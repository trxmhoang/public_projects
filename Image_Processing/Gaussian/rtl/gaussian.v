==> flow/design.v <==
module gaussian #(
    parameter W = 64,
    parameter H = 64,
    parameter TOTAL_PIXEL = W * H,
    parameter TOTAL_PIXEL_BIT = $clog2(W * H),
    parameter TIME_LIMIT = 2_000_000
)(
    input wire clk,
    input wire rst_n,
    input wire start,
    output reg [1:0] status,  
    output reg [1:0] err_code,  
    input wire [7:0] s_axis_tdata,
    input wire s_axis_tvalid,
    output reg s_axis_tready,
    input wire s_axis_tlast,
    output reg [7:0] m_axis_tdata,
    output reg m_axis_tvalid,
    input wire m_axis_tready,
    output reg m_axis_tlast
);
    localparam X_BIT = (W > 1) ? $clog2(W) : 1;
    localparam Y_BIT = (H > 1) ? $clog2(H) : 1;
    localparam IDLE = 2'd0;
    localparam BUSY = 2'd1;
    localparam DONE = 2'd2;
    localparam ERROR = 2'd3;
    localparam ERR_NONE        = 2'd0;
    localparam ERR_TIMEOUT     = 2'd1;
    localparam ERR_EARLY_TLAST = 2'd2;
    localparam ERR_LATE_TLAST  = 2'd3;
    reg [31:0] watchdog_timer;
    reg [1:0] state;
    reg [TOTAL_PIXEL_BIT:0] pixel_cnt;
    reg [X_BIT-1:0] x_cnt;
    reg [Y_BIT-1:0] y_cnt;
    reg first_done;
    wire [7:0] top, mid, bot;
    wire valid_in = s_axis_tvalid && s_axis_tready;
    wire valid_out;
    wire [7:0] pixel_out;
    reg [W+5:0] valid_pipe, tlast_pipe;
    reg [1:0] top_edge_pipe, bot_edge_pipe;
    reg [1:0] left_edge_pipe, right_edge_pipe;
    wire flush = (valid_pipe != 0) && (!valid_in); 
    wire shift_en = valid_in || flush;
    wire [7:0] pixel_val = valid_in ? s_axis_tdata : 8'h0;
    line_buffer #(
        .W (W)
    ) u_buffer (
        .clk (clk),
        .rst_n (rst_n),
        .pixel_in (pixel_val),
        .valid_in (shift_en),
        .top (top),
        .mid (mid),
        .bot (bot)
    );
    always @(posedge clk or negedge rst_n) begin
        if (!rst_n) begin
            x_cnt <= 0;
            y_cnt <= 0;
            first_done <= 0;
        end else if (state == IDLE) begin
            x_cnt <= 0;
            y_cnt <= 0;
            first_done <= 0;
        end else if (shift_en) begin
            if (x_cnt < W - 1) begin
                x_cnt <= x_cnt + 1;
            end else begin
                x_cnt <= 0;
                if (y_cnt < H - 1) begin
                    y_cnt <= y_cnt + 1;
                end else begin
                    y_cnt <= 0;
                    first_done <= 1;
                end
            end
        end
    end
    wire raw_top_edge   = (y_cnt == 1);
    wire raw_bot_edge   = (y_cnt == 0);
    wire raw_left_edge  = (x_cnt == 0);
    wire raw_right_edge = (x_cnt == W-1);
    wire raw_tlast = (x_cnt == W-1 && y_cnt == H-1);
    always @(posedge clk or negedge rst_n) begin
        if (!rst_n) begin
            top_edge_pipe <= 0;
            bot_edge_pipe <= 0;
            left_edge_pipe <= 0;
            right_edge_pipe <= 0;
            valid_pipe <= 0;
            tlast_pipe <= 0;
        end else if (state == IDLE) begin
            top_edge_pipe <= 0;
            bot_edge_pipe <= 0;
            left_edge_pipe <= 0;
            right_edge_pipe <= 0;
            valid_pipe <= 0;
            tlast_pipe <= 0;
        end else begin
            if (shift_en) begin
                top_edge_pipe <= {top_edge_pipe[0], raw_top_edge};
                bot_edge_pipe <= {bot_edge_pipe[0], raw_bot_edge};
                left_edge_pipe <= {left_edge_pipe[0], raw_left_edge};
                right_edge_pipe <= {right_edge_pipe[0], raw_right_edge};
            end else begin
                top_edge_pipe <= {top_edge_pipe[0], 1'b0};
                bot_edge_pipe <= {bot_edge_pipe[0], 1'b0};
                left_edge_pipe <= {left_edge_pipe[0], 1'b0};
                right_edge_pipe <= {right_edge_pipe[0], 1'b0};
            end
            valid_pipe <= {valid_pipe[W+4:0], valid_in};
            if (raw_tlast && valid_in) begin
                tlast_pipe <= {tlast_pipe[W+4:0], 1'b1};
            end else begin
                tlast_pipe <= {tlast_pipe[W+4:0], 1'b0};
            end
        end
    end
    kernel u_kernel (
        .clk (clk),
        .rst_n (rst_n),
        .top (top),
        .mid (mid),
        .bot (bot),
        .valid_in (shift_en),
        .top_edge (top_edge_pipe[1]),
        .bot_edge (bot_edge_pipe[1]),
        .left_edge (left_edge_pipe[1]),
        .right_edge (right_edge_pipe[1]),
        .pixel_out (pixel_out),
        .valid_out (valid_out)
    );
    always @(posedge clk or negedge rst_n) begin
        if (!rst_n) begin
            state <= IDLE;
            status <= IDLE;
            err_code <= ERR_NONE;
            watchdog_timer <= 0;
            pixel_cnt <= 0;
            s_axis_tready <= 0;
        end else begin
            if (state == BUSY) begin
                if (valid_in || (m_axis_tvalid && m_axis_tready)) begin
                    watchdog_timer <= 0;
                end else if (watchdog_timer < TIME_LIMIT) begin
                    watchdog_timer <= watchdog_timer + 1;
                end else begin
                    state <= ERROR;
                    err_code <= ERR_TIMEOUT;
                end
            end else begin
                watchdog_timer <= 0;
            end
            case (state)
                IDLE: begin
                    status <= IDLE;
                    err_code <= ERR_NONE;
                    s_axis_tready <= 0;
                    pixel_cnt <= 0;
                    if (start) begin
                        state <= BUSY;
                        s_axis_tready <= 1;
                    end
                end
                BUSY: begin
                    status <= BUSY;
                    if (valid_in) begin
                        pixel_cnt <= pixel_cnt + 1;
                        if (s_axis_tlast) begin
                            if (pixel_cnt < TOTAL_PIXEL - 2) begin
                                state <= ERROR;
                                err_code <= ERR_EARLY_TLAST;
                                s_axis_tready <= 0;
                            end
                        end else begin
                            if (pixel_cnt > TOTAL_PIXEL - 1) begin
                                state <= ERROR;
                                err_code <= ERR_LATE_TLAST;
                                s_axis_tready <= 0;
                            end
                        end
                    end
                    if (m_axis_tvalid && m_axis_tready && m_axis_tlast) begin
                        state <= DONE;
                        s_axis_tready <= 0;
                    end
                end
                DONE: begin
                    status <= DONE;
                    s_axis_tready <= 0;
                    if (!start) begin
                        state <= IDLE;
                    end
                end
                ERROR: begin
                    status <= ERROR;
                    s_axis_tready <= 0;
                    if (!start) begin
                        state <= IDLE;
                    end
                end
            endcase
        end
    end
    always @(posedge clk or negedge rst_n) begin
        if (!rst_n) begin
            m_axis_tdata <= 0;
            m_axis_tvalid <= 0;
            m_axis_tlast <= 0;
        end else if (state == IDLE || state == ERROR) begin
            m_axis_tvalid <= 0;
            m_axis_tlast <= 0;
        end else begin
            if (valid_pipe[W+1]) begin
                m_axis_tdata <= pixel_out;
                m_axis_tvalid <= 1;
                m_axis_tlast <= tlast_pipe[W+1];
            end else begin
                m_axis_tvalid <= 0;
                m_axis_tlast <= 0;
            end
        end
    end
endmodule
module kernel (
    input wire clk,
    input wire rst_n,
    input wire [7:0] top,
    input wire [7:0] mid,
    input wire [7:0] bot,
    input wire valid_in,
    input wire top_edge,
    input wire bot_edge,
    input wire left_edge,
    input wire right_edge,
    output wire [7:0] pixel_out,
    output reg valid_out
);
    reg [7:0] p11, p12, p13;
    reg [7:0] p21, p22, p23;
    reg [7:0] p31, p32, p33;
    always @(posedge clk or negedge rst_n) begin
        if (!rst_n) begin
            {p11, p12, p13} <= 0;
            {p21, p22, p23} <= 0;
            {p31, p32, p33} <= 0;
        end else if (valid_in) begin
            {p11, p12, p13} <= {p12, p13, top};
            {p21, p22, p23} <= {p22, p23, mid};
            {p31, p32, p33} <= {p32, p33, bot};
            valid_out <= 1;
        end else begin
            valid_out <= 0;
        end
    end
    reg [7:0] m11, m12, m13;
    reg [7:0] m21, m22, m23;
    reg [7:0] m31, m32, m33;
    always @(*) begin
        {m11, m12, m13} = {p11, p12, p13};
        {m21, m22, m23} = {p21, p22, p23};
        {m31, m32, m33} = {p31, p32, p33};
        if (top_edge) begin
            {m11, m12, m13} = 0;
        end
        if (bot_edge) begin
            {m31, m32, m33} = 0;
        end
        if (left_edge) begin
            {m11, m21, m31} = 0;
        end
        if (right_edge) begin
            {m13, m23, m33} = 0;
        end
    end
    wire [11:0] sum = (m11 + (m12 << 1) + m13) +
                      ((m21 << 1) + (m22 << 2) + (m23 << 1)) +
                      (m31 + (m32 << 1) + m33);
    wire [11:0] sum_rounded = sum + 8;
    assign pixel_out = sum_rounded[11:4];  
endmodule
module line_buffer #(
    parameter W = 64
)(
    input wire clk,
    input wire rst_n,
    input wire [7:0] pixel_in,
    input wire valid_in,
    output wire [7:0] top,
    output wire [7:0] mid,
    output wire [7:0] bot
);
    (*ram_style = "distributed"*)
    reg [7:0] top_ram [0:W-1];
    reg [7:0] mid_ram [0:W-1];
    reg [$clog2(W)-1:0] ptr;
    wire [7:0] mid_next = valid_in ? pixel_in : mid_ram[ptr];
    wire [7:0] top_next = valid_in ? mid_ram[ptr] : top_ram[ptr];
    always @(posedge clk or negedge rst_n) begin
        if (!rst_n) begin
            ptr <= 0;
            for (integer i = 0; i < W; i = i + 1) begin
                top_ram[i] <= 0;
                mid_ram[i] <= 0;
            end
        end else begin
            top_ram[ptr] <= top_next;
            mid_ram[ptr] <= mid_next;
            if (ptr < W - 1) begin
                ptr <= ptr + 1;
            end else begin
                ptr <= 0;
            end
        end
    end
    assign top = top_ram[ptr];
    assign mid = mid_ram[ptr];
    assign bot = pixel_in;
endmodule
# == Reports on gaussian ==
# Tool output for the design above, in the order of the flow.
# Line numbers count from 1 in the design file above.
# Cell names lack the library's common part.
# Not given: n/a
# inputs
design,gaussian
clk_port,clk
cell_library,sky130hd
lib_corner,tt_025C_1v80

# == Word-level counts ==
# Yosys after proc, flatten, opt, wreduce and memory -nomap, before mapping. Print and check cells are not counted. Equal cells are merged and count once.
# bits
romBits,0
mem_count,0
word_cells,348
latch_bits,0
mem_bits_rw,0
out_inout_bits,15
reg_bits,1320
clocked_rd_ports_x_width,0
# classes
addsub,14
n_mux,74
mul,0
bitwise,1
div,0
n_eq,75
reduce_and_logical,23
n_shift,0
cmp,6
# op_table
op,n
8-bit parallel mux with 64-bit select,2
8-bit parallel mux with 63-bit select,2
6-bit == test with constant B,34
8-bit two-way mux,15
6-bit by 5-bit == test with 1-bit output with constant B,16
32-bit two-way mux,3
70-bit nonzero test,1
70-bit two-way mux,1
66-bit two-way mux,1
6-bit by 4-bit == test with 1-bit output with constant B,8
6-bit two-way mux,8
2-bit two-way mux,21
32-bit by 1-bit adder with 32-bit output with constant B,1
32-bit by 21-bit less-than comparator with 1-bit output with constant B,1
13-bit parallel mux with 2-bit select,1
12-bit adder,2
12-bit by 8-bit adder with 12-bit output,2
6-bit by 3-bit == test with 1-bit output with constant B,4
8-bit by 9-bit adder with 10-bit output,2
6-bit by 1-bit adder with 6-bit output with constant B,3
6-bit less-than comparator with constant B,3
6-bit zero test,3
1-bit two-way mux,15
13-bit by 1-bit adder with 13-bit output with constant B,1
13-bit by 12-bit > comparator with 1-bit output with constant B,1
13-bit by 12-bit less-than comparator with 1-bit output with constant B,1
13-bit two-way mux,1
12-bit by 4-bit adder with 12-bit output with constant B,1
# Other operator kinds: 24; their cells: 39.

# == Depth ==
# Yosys ltp: most cells in a row. Word level: on the elaborated netlist, between registers, memories and ports. Mapped: between sequential cells and ports; inverters and the memories' decode and read muxes count.
# depth
ltp_word,9
abc_area,0
mapped_depth,25
ltp_nobuf,24

# == After synthesis ==
# The flow's flattened synthesis, as Yosys stat reports it; memories are mapped. The netlist is that of the ABC_AREA named above (0 if unset); the other value can give another one.
# mapped
seqArea_um2,33083.0
synth_area_um2,58466.1
ff_cells,1322
cell_count,6122
# by_type
cell_type,n
dfrtp_1,1321
nand2_1,1128
o21ai_0,784
nand3_1,559
clkbuf_1,399
nand4_1,178
nor2b_1,178
a22oi_1,129
nor2_1,242
a21oi_1,178
mux2_2,71
fa_1,37
ha_1,49
and3_1,89
o21ai_1,100
nor4_1,66
buf_2,73
and2_1,56
# Other cell types: 62; their cells: 485.
# The figures by module come from a second, unflattened synthesis with its own total; it is not the netlist above.
# unflattened
hier_cells,5847
hier_area_um2,59355.7
# Rows give one instance, submodules left out.
# by_module
mod,n_cells,n_inst,area_um2,seq_area_um2
line_buffer (W=64),4719,1,45942.8,25774.7
gaussian,691,1,8430.6,5506.5
kernel,437,1,4982.3,1831.8

# == Worst setup path after synthesis ==
# Path of least setup slack by OpenSTA after synthesis, without wires, with an ideal clock, recovery checks aside; 20% of the period is set as input and as output delay. Where synthesis merged equal registers, the netlist keeps one of their names.
# synth_path
path_kind,reg-to-reg
from,register left_edge_pipe[1]
to,register m_axis_tdata[7]
t_arrival_ns,5.724
clock_period_ns,5.6
setup_time_ns,0.136
delay_ns,5.860
path_buffers,1
path_slack_ns,-0.261
driving_pins,22
synth_period_reached_ns,5.861
# "delay_ns" is the arrival time less input delay plus setup time.
# "driving_pins": output pins that drive a net of the path, with the launching flip-flop's if there is one; two outputs of one cell count as two.
# "synth_period_reached_ns" = period - worst setup slack (recovery checks aside). The figure is calculated, with input and output delays left at 20% of the set period.
# Between the ends stands the longest chain of elaborated cells between them, by number of cells; it is not shown to be the way that was timed. Of several equally long chains one is given.
# Each line given opens the expression or statement behind the cell; cells for indexed reads and writes are added by Yosys, which also makes memories of some case tables.
# At most two assigning lines are given for a register; there are more.
# synth_between
cell_sequence,dfrtp_1 > clkbuf_1 > nor2_1 > and2_1 > ha_1 > fa_1 > xor2_1 > fa_1 > fa_1 > fa_1 > fa_1 > nor4bb_1 > nand2_1 > fa_1 > nor2b_1 > o21ai_0 > a21oi_1 > o21ai_0 > a21boi_0 > o21a_1 > nor3_1 > or3b_2
elab_chain_cells,6
cone_cells,12
cone_lines,5
cone_classes,add/sub: 9; mux: 3
# synth_rtl
item,line_no,source
from (decl),44,"reg [1:0] left_edge_pipe, right_edge_pipe;"
from (assign),106,"left_edge_pipe <= {left_edge_pipe[0], raw_left_edge};"
from (assign),111,"left_edge_pipe <= {left_edge_pipe[0], 1'b0};"
8-bit two-way mux,272,if (left_edge) begin
8-bit by 9-bit adder with 10-bit output,279,wire [11:0] sum = (m11 + (m12 << 1) + m13) +
12-bit by 8-bit adder with 12-bit output,279,
12-bit adder x2,279,
12-bit by 4-bit adder with 12-bit output,282,wire [11:0] sum_rounded = sum + 8;
to (assign),210,m_axis_tdata <= 0;
to (assign),218,m_axis_tdata <= pixel_out;
to (decl),17,"output reg [7:0] m_axis_tdata,"

# == Worst path after layout ==
# From the final timing report of run A: the path of least setup slack in the routed layout; clock arrival at registers is part of the times.
# layout_path
path_kind,reg-to-reg
from,register u_buffer.ptr[5]
to,register u_buffer.top_ram[28][6]
t_arrival_ns,6.15
path_buffers,3
clock_period_ns,6.85
driving_pins,12
setup_time_ns,0.17
path_slack_ns,1.31
# Between the ends stands the longest chain of elaborated cells between them, by number of cells; it is not shown to be the way that was timed. Of several equally long chains one is given.
# At most two assigning lines are given for a register; there are more.
# layout_between
cell_sequence,dfrtp_2 > buf_4 > nor3b_2 > buf_4 > and2_0 > a22oi_1 > nand4_1 > nor4_2 > and3_1 > o22a_2 > buf_4 > o21ai_0
elab_chain_cells,3
cone_cells,66
cone_classes,eq/ne: 63; mux: 3
# layout_rtl
item,line_no,source
from (decl),299,reg [$clog2(W)-1:0] ptr;
from (assign),304,ptr <= 0;
from (assign),313,ptr <= ptr + 1;
6-bit == test,301,wire [7:0] top_next = valid_in ? mid_ram[ptr] : top_ram[ptr];
8-bit parallel mux with 63-bit select,301,
8-bit two-way mux,301,
to (assign),306,top_ram[i] <= 0;
to (assign),310,top_ram[ptr] <= top_next;
to (decl),297,reg [7:0] top_ram [0:W-1];

# Stored flow runs of gaussian (2 of them; Yosys, OpenROAD, sky130hd). They differ in their settings and are not a sequence. Constraints: input delay and output delay 20% of the set period each, output load 0.01 pF.
# "period_less_ws_ns" is the run's clock period less its worst setup slack. It is reckoned from that one timing run; input and output delays stay at 20% of the period that was set.
# By "worst_path_time_ns" is meant the share of the clock period that the worst setup path is allowed (20% is reserved at inputs, 20% at outputs), minus its slack. Clock arrival times at its registers enter into it.
# "totalPower_uw" is the tool's figure for a default switching activity; nothing was simulated.
# Among the settings, -- means not set for that run.
item,run A,run B
period_ns,6.85,7.82
SETUP_SLACK_MARGIN,1.51,--
CAP_MARGIN,20,20
CORE_MARGIN,2,2
CORE_UTILIZATION,40,54
SLEW_MARGIN,20,20
PLACE_DENSITY_LB_ADDON,--,0.29
CORE_ASPECT_RATIO,--,0.54
ABC_AREA,--,0
CTS_CLUSTER_SIZE,--,33
CTS_CLUSTER_DIAMETER,--,169
setupTns_ns,0.000,0.000
die_area_um2,149239.0,111044.0
final_cell_area_um2,66309.8,61511.5
holdWs_ns,0.447,0.463
synth_area_um2,58466.1,58466.1
timing.setup.ws_ns,1.311,1.420
util_frac,0.456,0.575
totalPower_uw,36749,26516
period_less_ws_ns,5.539,6.400
worst_path_time_ns,5.54,6.40
critical_path_type,reg-to-reg,reg-to-reg
